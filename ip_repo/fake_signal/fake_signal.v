==> flow/design.v <==
module fake_signal 
  (
   input USE_FAKE_SHWR,
   input USE_FAKE_MUON,
   input [31:0] MODE,
   input[23:0] ADC0_IN,
   input[23:0] ADC1_IN,
   input[23:0] ADC2_IN,
   input[23:0] ADC3_IN,
   input[23:0] ADC4_IN,
   input[31:0] EVENT_IN0,
   input[31:0] EVENT_IN1,
   input CLK,
   output reg[23:0] ADC0_OUT,
   output reg[23:0] ADC1_OUT,
   output reg[23:0] ADC2_OUT,
   output reg[23:0] ADC3_OUT,
   output reg[23:0] ADC4_OUT,
   output reg[31:0] EVENT_ADR
   );
   reg [11:0]       FAKE_SIGNALHG;
   reg [11:0]       FAKE_SIGNALLG;
   reg [23:0]       FAKE_SIGNAL;
   reg [23:0]       FAKE_SIGNAL_DLYD1;
   reg [23:0]       FAKE_SIGNAL_DLYD2;
   reg [23:0]       FAKE_SIGNAL_DLYD3;
   reg [32-1:0] SHWR_PULSE_DELAY;
   reg [32-1:0] MUON_PULSE_DELAY;
   reg [32-1:0] THIS_DELAY;
   reg [32-1:0] FAKE_DELAY;
   reg [11:0]            SHWR_PULSE;
   reg [11+10:0] SHWR_PULSE1;
   reg [11:0]            MUON_PULSE;
   reg [11:0]            PULSE;
   reg [7:0]             MUON_COUNT;
   reg                   LOOP;
   reg                   EXP_DECAY;
   reg [11:0]            MAX_SIGNAL;
   reg [11:0]            SIGNAL_BINS;
   reg [12:0]            LCL_EVENT_ADR;
   reg [23:0]            LCL_ADC0_OUT;
   reg [23:0]            LCL_ADC1_OUT;
   reg [23:0]            LCL_ADC2_OUT;
   reg [23:0]            LCL_ADC3_OUT;
   reg [23:0]            LCL_ADC4_OUT;
   reg [32-1:0] RANDOM_DONE;   
   reg [32-1:0] RANDOM;
   reg [4:0]              COUNT;   
   always @(posedge CLK)
     begin
        EXP_DECAY <= MODE[19];
        MAX_SIGNAL <= MODE >> 20;
        SIGNAL_BINS <= MAX_SIGNAL - 200;
        case (MODE[4:0])
          11,15,18,21,25,28,31: begin
             if (COUNT == MODE[4:0])
               begin
                  COUNT <= 0;
                  RANDOM_DONE <= RANDOM;
               end
             else begin
                case (MODE[4:0])
                  11: RANDOM <= {RANDOM[9:0], RANDOM[10]^RANDOM[8]};
                  15: RANDOM <= {RANDOM[13:0], RANDOM[14]^RANDOM[13]};
                  18: RANDOM <= {RANDOM[16:0], RANDOM[17]^RANDOM[10]};
                  21: RANDOM <= {RANDOM[19:0], RANDOM[20]^RANDOM[18]};
                  22: RANDOM <= {RANDOM[20:0], RANDOM[21]^RANDOM[20]};
                  23: RANDOM <= {RANDOM[21:0], RANDOM[22]^RANDOM[17]};
                  25: RANDOM <= {RANDOM[23:0], RANDOM[24]^RANDOM[21]};
                  28: RANDOM <= {RANDOM[26:0], RANDOM[27]^RANDOM[24]};
                  31: RANDOM <= {RANDOM[29:0], RANDOM[30]^RANDOM[27]};
                  default: RANDOM <= RANDOM;
                endcase
                COUNT <= COUNT+1;
             end
          end  
          0: begin   
             SHWR_PULSE_DELAY <= 0;
             MUON_PULSE_DELAY <= 0;
             THIS_DELAY <= 1000;
             SHWR_PULSE <= 0;
             MUON_PULSE <= 0;
             LOOP <= 0;
             MUON_COUNT <= 0;
             PULSE <= 0;
             RANDOM <= 13'hf;
             RANDOM_DONE <= 13'hf;
             COUNT <= 0;
             LCL_EVENT_ADR <= 0;
             EVENT_ADR <= 0;
          end
          1:  RANDOM_DONE <= 120 *10;       
          2:  RANDOM_DONE <= 120 *1000;     
          3:  RANDOM_DONE <= 120 *10000;    
          4:  RANDOM_DONE <= 120 *100000;   
          5:  RANDOM_DONE <= 120 *1000000;  
          7:  RANDOM_DONE <= 120 *100;      
          default: RANDOM_DONE <= 120 *5000000;   
        endcase
        if (USE_FAKE_SHWR) begin
           if (MODE[4:0] == 6)  begin  
              SHWR_PULSE <= (SHWR_PULSE+1) & 12'h7ff;
           end
           else if (MODE[4:0] != 0) begin
	      if (SHWR_PULSE_DELAY >= THIS_DELAY) 
                begin
                   SHWR_PULSE_DELAY <= 0;
                   THIS_DELAY <= RANDOM_DONE;
                   FAKE_DELAY <= RANDOM_DONE - 2048;
                   SHWR_PULSE <= SIGNAL_BINS;
                   SHWR_PULSE1 <= (SIGNAL_BINS << 7) +
                                  (SIGNAL_BINS << 2);
                end
              else
	        SHWR_PULSE_DELAY <= SHWR_PULSE_DELAY+1;
  	      if (SHWR_PULSE_DELAY < MODE[18:11]) begin
                 if (!EXP_DECAY)
                   begin
	              SHWR_PULSE <= SIGNAL_BINS;
                   end
                 else begin
                    SHWR_PULSE <= SHWR_PULSE -
                                  SHWR_PULSE1[11+10:10];
                    SHWR_PULSE1 <= (SHWR_PULSE << 7) +
                                   (SHWR_PULSE << 2);
                 end      
              end
	      else if (SHWR_PULSE_DELAY < THIS_DELAY)
	        SHWR_PULSE <= 0;
           end  
        end
        if (USE_FAKE_MUON) begin
           if (MUON_PULSE_DELAY == 0) begin
              if (MUON_COUNT < 117)
                MUON_COUNT <= MUON_COUNT+1;
              else begin
                 MUON_COUNT <= 0;
                 LOOP <= !LOOP;
              end
           end
           if (LOOP) begin
	      if (MUON_PULSE_DELAY >= (120 * 20000)) 
	        MUON_PULSE_DELAY <= 0;
              else
	        MUON_PULSE_DELAY <= MUON_PULSE_DELAY+1;
           end 
           else begin
	      if (MUON_PULSE_DELAY >= (120 * 10000)) 
	        MUON_PULSE_DELAY <= 0;
              else
	        MUON_PULSE_DELAY <= MUON_PULSE_DELAY+1;
           end
	   if (MUON_PULSE_DELAY < 4)
	     MUON_PULSE <= SIGNAL_BINS;
	   else
	     MUON_PULSE <= 0;
        end
        if (USE_FAKE_SHWR & USE_FAKE_MUON) 
          PULSE <= SHWR_PULSE + MUON_PULSE;
        else if (USE_FAKE_SHWR & !USE_FAKE_MUON)
          PULSE <= SHWR_PULSE;
        else if (!USE_FAKE_SHWR & USE_FAKE_MUON)
          PULSE <= MUON_PULSE;
        else
          PULSE <= 0;
        FAKE_SIGNALHG <= PULSE + 200;
	FAKE_SIGNALLG <= (PULSE >> 5) + 200;
	FAKE_SIGNAL <= (FAKE_SIGNALHG << 12) | FAKE_SIGNALLG;
	if (USE_FAKE_SHWR || USE_FAKE_MUON) begin
           if (MODE[4:0] == 7) begin
              LCL_EVENT_ADR <= (LCL_EVENT_ADR+4);
              EVENT_ADR[12:0] <= LCL_EVENT_ADR[12:0];
              LCL_ADC0_OUT[11:0] <= (EVENT_IN0[11:0] >>5) +200;
              LCL_ADC0_OUT[23:12] <= EVENT_IN0[11:0];
              LCL_ADC1_OUT[11:0] <= (EVENT_IN0[27:16] >>5) +200;
              LCL_ADC1_OUT[23:12] <= EVENT_IN0[27:16];
              LCL_ADC2_OUT[11:0] <= (EVENT_IN1[11:0] >>5) +200;
              LCL_ADC2_OUT[23:12] <= EVENT_IN1[11:0];
              LCL_ADC4_OUT[11:0] <= (EVENT_IN1[27:16] >>7) +200;
              LCL_ADC4_OUT[23:12] <= EVENT_IN1[27:16];
              ADC0_OUT <= LCL_ADC0_OUT;
              ADC1_OUT <= LCL_ADC1_OUT;
              ADC2_OUT <= LCL_ADC2_OUT;
              ADC3_OUT <= 0;
              ADC4_OUT <= LCL_ADC4_OUT;
           end
           else begin
              FAKE_SIGNAL_DLYD1 <= FAKE_SIGNAL;
              FAKE_SIGNAL_DLYD2 <= FAKE_SIGNAL_DLYD1;
              FAKE_SIGNAL_DLYD3 <= FAKE_SIGNAL_DLYD2;
              case (MODE[6:5])
                1: ADC0_OUT <= FAKE_SIGNAL_DLYD1;
                2: ADC0_OUT <= FAKE_SIGNAL_DLYD2;
                3: ADC0_OUT <= FAKE_SIGNAL_DLYD3;
                default: ADC0_OUT <= FAKE_SIGNAL;
              endcase             
              case (MODE[8:7])
                1: ADC1_OUT <= FAKE_SIGNAL_DLYD1;
                2: ADC1_OUT <= FAKE_SIGNAL_DLYD2;
                3: ADC1_OUT <= FAKE_SIGNAL_DLYD3;
                default: ADC1_OUT <= FAKE_SIGNAL;
              endcase             
              case (MODE[10:9])
                1: ADC2_OUT <= FAKE_SIGNAL_DLYD1;
                2: ADC2_OUT <= FAKE_SIGNAL_DLYD2;
                3: ADC2_OUT <= FAKE_SIGNAL_DLYD3;
                default: ADC2_OUT <= FAKE_SIGNAL;
              endcase             
              ADC3_OUT <= FAKE_SIGNAL;
              ADC4_OUT <= FAKE_SIGNAL;
	   end  
        end
	else begin
	   ADC0_OUT <= ADC0_IN;
	   ADC1_OUT <= ADC1_IN;
	   ADC2_OUT <= ADC2_IN;
	   ADC3_OUT <= ADC3_IN;
	   ADC4_OUT <= ADC4_IN;
	end
     end
endmodule
== Tool chain data of fake_signal ==
The steps from the RTL of fake_signal to its reports follow in flow order.
Lines are those of the file above, counted from 1.
Operators carry their Yosys type and port widths (W data, S select, Z words).
Cell names lack the library's common part.
Not given: --
Design
  top module: fake_signal
  clock port: CLK
  cell library: sky130hd
  corner: tt_025C_1v80

== Word level ==
Source: Yosys, flattened and elaborated, memories not mapped. Widths are those after wreduce. Registers that Yosys merges into a memory's read port (data or address) are not register bits. Print and check cells do not count. Equal cells are merged and count once.
Word-level totals
  bits in registers: 616
  latch bits: 0
  bits in writable memories: 0
  memory bits (read-only): 0
  word width x clocked read ports: 0
  memories kept: 0
  output and inout port bits: 152
Cells by class
  $add $sub $neg: 17
  multiply operators: 0
  div/mod/pow operators: 0
  magnitude comparators: 7
  equal/unequal tests: 29
  shifts and indexed selects: 0
  mux-type cells: 66
  bitwise operators: 15
  reductions and logical operators: 14
Operators by type and width (count)
  $mux W32: 17
  $pmux W32 S9: 1
  $pmux W32 S8: 1
  $mux W24: 10
  $pmux W24 S3: 3
  $mux W12: 14
  $mux W13: 6
  $mux W22: 3
  $add A32 B1 Y32 const B: 2
  $pmux W32 S2: 1
  $add A19 B14 Y20: 2
  $add A7 B8 Y9 const B: 4
  $eq A5 B5 Y1 const B: 7
  $ge A32 B21 Y1 const B: 1
  $ge A32 B22 Y1 const B: 1
  $lt A32 B3 Y1 const B: 1
  $ge A32 B32 Y1: 1
  $lt A32 B32 Y1: 1
  $lt A32 B8 Y1: 1
  $logic_not A32 Y1: 1
  $mux W8: 4
  $or A24 B9 Y24: 1
  $eq A5 B3 Y1 const B: 4
  $add A13 B3 Y13 const B: 1
  $add A12 B12 Y12: 1
  $sub A12 B12 Y12: 1
  $add A12 B8 Y12 const B: 1
  $sub A12 B8 Y12 const B: 1
Other operator kinds: 27; their cells: 56.

== Logic depth ==
Longest topological path by Yosys (ltp), each cell counted once; first at word level (registers and memories cut), then after technology mapping (sequential cells cut; the memories' decode and read muxes count).
Depth
  word-level depth: 8
  ABC_AREA: 0
  mapped depth: 12
  gate-level depth less buffers: 11

== Mapped cells and area ==
Yosys stat after the flow's synthesis: flattened, memories mapped to cells. It holds for the ABC_AREA given above (unset counts as 0); a run with the other value may have another netlist.
Cell types
  edfxtp_1: count 257, area in all 7.72E+03 sq um
  dfxtp_1: count 308, area in all 6.17E+03 sq um
  mux4_2: count 63, area in all 1.42E+03 sq um
  nand2_1: count 318, area in all 1.19E+03 sq um
  ha_1: count 88, area in all 1.1E+03 sq um
  nor2_1: count 208, area in all 780.749 sq um
  a31oi_1: count 103, area in all 644.368 sq um
  o21ai_0: count 122, area in all 610.586 sq um
  xor2_1: count 54, area in all 472.954 sq um
  a21oi_1: count 82, area in all 410.394 sq um
  inv_1: count 99, area in all 371.606 sq um
  nand3_1: count 68, area in all 340.326 sq um
  and2_1: count 54, area in all 337.824 sq um
  a22o_1: count 38, area in all 332.819 sq um
  xnor2_1: count 36, area in all 315.302 sq um
  clkbuf_1: count 78, area in all 292.781 sq um
  mux2i_1: count 26, area in all 260.25 sq um
  and3_1: count 33, area in all 206.448 sq um
Not listed: further types 65, cells in them 345.
Synthesis totals
  standard cells after synthesis: 2380
  mapped area: 25351.8 sq um
  area of sequential cells: 13883.3 sq um
  flip-flop cells: 565
  buffer cells: 131

== Worst setup path after synthesis ==
Source: OpenSTA report_checks on the synthesized netlist (no wires, ideal clock, input and output delay 20% of the period each), path of least setup slack; recovery checks are left aside. Register names are those of the netlist, which keeps one name where synthesis merged equal registers.
Timing path post-synthesis
  path kind: input to register
  start point: in MODE[0]
  end point: reg FAKE_SIGNAL_DLYD1[0]
  clock period: 4.82 ns
  input delay: 0.964 ns
  setup time: 0.487 ns
  arrival time: 4.438 ns
  required time: 4.333 ns
  path slack: -0.105 ns
  path delay: 3.961 ns
  stages on the path: 6
  buffers on the path: 2
  synthesis period reached: 4.925 ns
"path delay" = arrival - input delay + setup time.
"stages on the path" counts driving pins, that of a launching flip-flop among them; a cell with two outputs on the path counts twice.
"synthesis period reached" is the clock period less the worst setup slack; recovery checks do not enter. This is arithmetic on one report: input and output delays are still those of the set period (20% each).
Between the ends stands the longest chain of elaborated cells between them, by number of cells; it is not shown to be the way that was timed. Of several equally long chains one is given.
Each line given opens the expression or statement behind the cell; cells for indexed reads and writes are added by Yosys, which also makes memories of some case tables.
On the way, post-synthesis
  cell sequence: buf_2 and2_0 nand2_1 nor2_2 clkbuf_1 nor2_1
  cells in the longest elaborated chain: 3
  elaborated cells between the ends (all ways): 3
RTL lines, path post-synthesis
  start: declaration: line 5  | input [31:0] MODE,
  $eq A5 B3 Y1: line 170  | if (MODE[4:0] == 7) begin
  $not A1 Y1
  $reduce_and A2 Y1
  end: assignment: line 188  | FAKE_SIGNAL_DLYD1 <= FAKE_SIGNAL;
  end: declaration: line 24  | reg [23:0]       FAKE_SIGNAL_DLYD1;

== Timing after layout ==
From the final timing report of entry A: the path of least setup slack in the routed layout; clock arrival at registers is part of the times.
Timing path post-layout
  path kind: register to register
  start point: reg THIS_DELAY[29]
  end point: reg THIS_DELAY[3]
  clock period: 4.92 ns
  setup time: 0.12 ns
  arrival time: 3.93 ns
  required time: 5.40 ns
  path slack: 1.47 ns
  stages on the path: 10
  buffers on the path: 0
Between the ends stands the longest chain of elaborated cells between them, by number of cells; it is not shown to be the way that was timed. Of several equally long chains one is given.
On the way, post-layout
  cell sequence: dfxtp_1 inv_1 ha_1 nand4_1 nor4_1 nand4_1 nor3_1 or2_1 nand2_1 a2bb2oi_1
  cells in the longest elaborated chain: 5
  elaborated cells between the ends (all ways): 5
RTL lines, path post-layout
  start: declaration: line 29  | reg [32-1:0] THIS_DELAY;
  start: assignment: line 80  | THIS_DELAY <= 1000;
  start: assignment: line 108  | THIS_DELAY <= RANDOM_DONE;
  $ge A32 B32 Y1: line 105  | if (SHWR_PULSE_DELAY >= THIS_DELAY)
  $mux W32: line 105
  $mux W32: line 104  | else if (MODE[4:0] != 0) begin
  $mux W32: line 101  | if (MODE[4:0] == 6)  begin
  $mux W32: line 100  | if (USE_FAKE_SHWR) begin
  end: assignment: line 80
  end: assignment: line 108
  end: declaration: line 29

Add stored flow runs of fake_signal

Stored flow runs of fake_signal (2 of them; Yosys, OpenROAD, sky130hd). They differ in their settings and are not a sequence. Constraints: input delay and output delay 20% of the set period each, output load 0.01 pF.
"achieved clock period": clock period set for the run, less the worst setup slack. It is reckoned from that one timing run; input and output delays stay at 20% of the period that was set.
"allowed time less slack (worst setup path)": the worst setup path's part of the clock period (all of it between registers, 20% less for each end at a port) less its slack. A launch clock that arrives late makes it longer, a capture clock that arrives late makes it shorter.

==> entry A: settings <==
{ "period_ns": 4.92, "CORE_UTILIZATION": 62, "SETUP_SLACK_MARGIN": -0.34, "PLACE_DENSITY": 0.46, "CORE_MARGIN": 8, "ABC_AREA": 0, "CAP_MARGIN": 30, "MIN_ROUTING_LAYER": "met1", "MAX_ROUTING_LAYER": "met4", "SLEW_MARGIN": 20 }
==> entry A: results <==
achieved clock period: 3.450 ns
std-cell area (final layout): 31224.9 sq um
total die area: 47615.6 sq um
chip area after synthesis (Yosys): 25351.8 sq um
setup slack of the worst path: 1.470 ns
post-route setup TNS: 0.000 ns
allowed time less slack (worst setup path): 3.45 ns
critical path type: register to register

==> entry B: settings <==
{ "period_ns": 3.77, "CORE_UTILIZATION": 63, "PLACE_DENSITY": 0.87, "HOLD_SLACK_MARGIN": 0.08, "CORE_ASPECT_RATIO": 0.73, "TNS_END_PERCENT": 10, "GPL_TIMING_DRIVEN": 0, "CTS_CLUSTER_SIZE": 94, "CAP_MARGIN": 35, "MAX_ROUTING_LAYER": "met5", "CORE_MARGIN": 2, "SLEW_MARGIN": 20 }
==> entry B: results <==
achieved clock period: 3.665 ns
std-cell area (final layout): 31430.1 sq um
total die area: 41881.7 sq um
chip area after synthesis (Yosys): 25351.8 sq um
setup slack of the worst path: 0.105 ns
post-route setup TNS: 0.000 ns
allowed time less slack (worst setup path): 2.91 ns
critical path type: input to register
